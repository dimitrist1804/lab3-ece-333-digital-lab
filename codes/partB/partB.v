==> flow/design.v <==
module HSYNC_synchroniser(clk, reset, enable, hsync, hpixel, h_disp_on);
input clk, reset, enable;
output reg hsync;
output reg [6:0] hpixel;
reg [2:0] current_state, next_state;
reg [11:0] counter;
reg [4:0] pixel_counter;
reg counter_enable, enable_pixels;
output reg h_disp_on;
parameter off_state = 3'b000,        
            width_pulse = 4'b001,
            back_porch = 4'b010,
            display_time = 4'b011,
            front_porch = 4'b100,
            counter_reset = 4'b101;
always @(posedge clk or posedge reset)
begin
    if(reset)
        current_state <= off_state;
    else
        current_state <= next_state;
end
always @(current_state or enable or counter)
begin
    next_state = current_state;      
    hsync = 1;
    counter_enable = 1;
    enable_pixels = 0;   
    h_disp_on = 0;
    case (current_state)
        off_state: 
        begin
            counter_enable = 0;
            if(enable == 1)
                next_state = width_pulse;
            else
                next_state = current_state;
        end
        width_pulse:
        begin
            hsync = 0;          
            if(counter == 12'd383)       
                next_state = back_porch;
            else
                next_state = current_state;
        end
        back_porch:
        begin
            hsync = 1;
            if(counter == 12'd575)       
                next_state = display_time;
            else
                next_state = current_state;
        end
        display_time:
        begin
            h_disp_on = 1;
            enable_pixels = 1;
            if(counter == 12'd3135)      
                next_state = front_porch;
            else
                next_state = current_state;
        end
        front_porch:
        begin
            if(counter == 12'd3198)      
                next_state = counter_reset;
            else
                next_state = current_state;
        end
        counter_reset:
        begin
            counter_enable = 0;
            next_state = width_pulse;
        end
        default:
        begin
            next_state = off_state;  
        end
    endcase
end
always @(posedge clk or posedge reset)       
begin
    if(reset)
        counter <= 0;
    else
    begin
        if(counter_enable == 1)
            counter <= counter + 12'b1;
        else
            counter <= 0;
    end
end
always @(posedge clk or posedge reset)  
begin
    if(reset)
        pixel_counter <= 0;
    else
    begin
        if(enable_pixels == 1)
            pixel_counter <= (pixel_counter == 5'd19) ? 0 : pixel_counter + 5'b1; 
        else
            pixel_counter <= 0;
    end
end
always @(posedge clk or posedge reset)
begin
    if(reset)
        hpixel <= 7'b0;
    else
    begin
        if(pixel_counter == 5'd19)
            hpixel <= (hpixel == 7'd127) ? 0 : hpixel + 7'b1;
    end
end            
endmodule
From RTL to reports: HSYNC_synchroniser
The steps from the RTL of HSYNC_synchroniser to its reports follow in flow order.
Lines are those of the file above, counted from 1.
Operators: Yosys type, input widths -> output width; for muxes data width and select width s.
Library cell names are shortened.
A cell with - has no value.

set-up
  design top = HSYNC_synchroniser
  clock input = clk
  cell library = sky130hd
  library corner = tt_025C_1v80

After elaboration
Source: Yosys, flattened and elaborated, memories not mapped. Widths are those after wreduce. Registers that Yosys merges into a memory's read port (data or address) are not register bits. Print and check cells do not count. Equal cells are merged and count once.

bit counts
  output and inout port bits = 9
  register bits after elaboration = 27

operators by class
  reductions and logical operators = 3
  eq/ne operators = 16
  multiplexer cells = 12
  add/sub/neg operators = 3

operator list
  operator               count
  $eq 12x12->1 const B   2
  $pmux 3 s6             1
  $mux 3                 5
  $add 12x1->12 const B  1
  $eq 12x10->1 const B   1
  $eq 12x9->1 const B    1
  $mux 12                1
  $ne 2x2->1 const B     5
  $mux 5                 2
  $add 7x1->7 const B    1
  $eq 7x7->1 const B     1
  $mux 7                 1
  $eq 3x2->1 const B     2
  $eq 3x3->1 const B     2
  $add 5x1->5 const B    1
  $eq 5x5->1 const B     1
  $reduce_and 5->1       1
  $eq 3x1->1 const B     1
  $logic_not 3->1        1
  $reduce_or 2->1        1
  $mux 1                 2

Depth
Longest topological path by Yosys (ltp), each cell counted once; first at word level (registers and memories cut), then after technology mapping (sequential cells cut; the memories' decode and read muxes count).

depth
  word-level depth = 3
  ABC_AREA = 0
  gate-level depth with buffers = 5
  depth with buffers taken out = 5

After synthesis
Yosys stat after the flow's synthesis: flattened, memories mapped to cells. It holds for the ABC_AREA given above (unset counts as 0); a run with the other value may have another netlist.
Totals and module areas in this step are rounded.

cell types
  cell     count
  dfrtp_1  29
  ha_1     4
  nand3_1  10
  nor2_1   13
  a21oi_1  9
  o31ai_1  5
  or4_1    5
  o21ai_0  7
  xnor2_1  4
  xor2_1   4
  inv_1    8
  dfstp_2  1
  nand2_1  6
  a32o_1   2
  nor2b_1  3
  or3_1    3
  nor4b_1  2
  and3_2   2

Not listed: further types 18, cells in them 24.

mapped netlist
  mapped area = 1500 sq um
  flip-flop cells = 30
  cell count = 141
  sequential part of the area = 750 sq um

Worst setup path after synthesis
Source: OpenSTA report_checks on the synthesized netlist (no wires, ideal clock, input and output delay 20% of the period each), path of least setup slack; recovery checks are left aside. Register names are those of the netlist, which keeps one name where synthesis merged equal registers.

timing post-synthesis
  kind = register to register
  from = register counter[0]
  to = register counter[10]
  time at the first pin = 0.000 ns
  clock period = 1.93 ns
  slack = 0.492 ns
  path buffers = 0
  stages on the path = 5
  path delay = 1.438 ns
  arrival time = 1.361 ns
  period reached after synthesis = 1.438 ns

"path delay" is the arrival time less input delay plus setup time.
"stages on the path": output pins that drive a net of the path, with the launching flip-flop's if there is one; two outputs of one cell count as two.
"period reached after synthesis" = period - worst setup slack (recovery checks aside). The figure is calculated, with input and output delays left at 20% of the set period.
Between the ends stands the longest chain of elaborated cells between them, by number of cells; it is not shown to be the way that was timed. Of several equally long chains one is given.
Each line given opens the expression or statement behind the cell; cells for indexed reads and writes are added by Yosys, which also makes memories of some case tables.
At most two assigning lines are given for a register; there are more.

between the ends, post-synthesis
  cell sequence = dfrtp_1 ha_1 nand3_1 or4_1 a21oi_1
  cells in the longest elaborated chain = 2

RTL lines, path post-synthesis
  what           line  text
  from (decl)    6     reg [11:0] counter;
  from (assign)  85    counter <= 0;
  from (assign)  89    counter <= counter + 12'b1;
  $add 12x1->12  89
  $mux 12        88    if(counter_enable == 1)
  to (assign)    85
  to (assign)    89
  to (decl)      6

Worst path after layout
From the final timing report of entry A: the path of least setup slack in the routed layout; clock arrival at registers is part of the times.

timing after layout
  kind = register to register
  from = register pixel_counter[0]
  to = register hpixel[5]
  path buffers = 0
  clock period = 1.48 ns
  stages on the path = 5
  time at the first pin = 0.32 ns
  arrival time = 1.75 ns
  slack = -0.02 ns

Between the ends stands the longest chain of elaborated cells between them, by number of cells; it is not shown to be the way that was timed. Of several equally long chains one is given.
At most two assigning lines are given for a register; there are more.

between the ends, after layout
  cell sequence = dfrtp_1 ha_4 nand4bb_4 or4_1 a21oi_1
  cells in the longest elaborated chain = 1

RTL lines, path after layout
  what           line  text
  from (decl)    7     reg [4:0] pixel_counter;
  from (assign)  97    pixel_counter <= 0;
  from (assign)  101   pixel_counter <= (pixel_counter == 5'd19) ? 0 : pixel_counter + 5'b1;
  $eq 5x5->1     112   if(pixel_counter == 5'd19)
  to (assign)    109   hpixel <= 7'b0;
  to (assign)    113   hpixel <= (hpixel == 7'd127) ? 0 : hpixel + 7'b1;
  to (decl)      4     output reg [6:0] hpixel;

Wiki page: HSYNC_synchroniser / flow data

Below are 2 stored runs of the flow (Yosys, OpenROAD; platform sky130hd) on HSYNC_synchroniser, each with its settings and what was measured, unordered. Constraints: input delay and output delay 20% of the set period each, output load 0.01 pF.
The measured numbers are rounded.
Among the settings, -- means not set for that run.

setting or result                        entry A  entry B
period_ns                                1.48     1.49
CORE_UTILIZATION                         60       48
CAP_MARGIN                               20       20
CORE_MARGIN                              2        2
SLEW_MARGIN                              20       0
SETUP_SLACK_MARGIN                       --       -0.04
PLACE_DENSITY_LB_ADDON                   --       0.05
CORE_ASPECT_RATIO                        --       1.63
TNS_END_PERCENT                          --       60
GPL_TIMING_DRIVEN                        --       0
GPL_ROUTABILITY_DRIVEN                   --       1
CTS_CLUSTER_SIZE                         --       88
MIN_ROUTING_LAYER                        --       met2
overall die area (sq um)                 2800     3500
chip area in the Yosys report (sq um)    1500     1500
standard-cell area after layout (sq um)  1900     1800
total negative setup slack (ns)          -0.024   0.000
worst setup slack after layout (ns)      -0.024   0.004
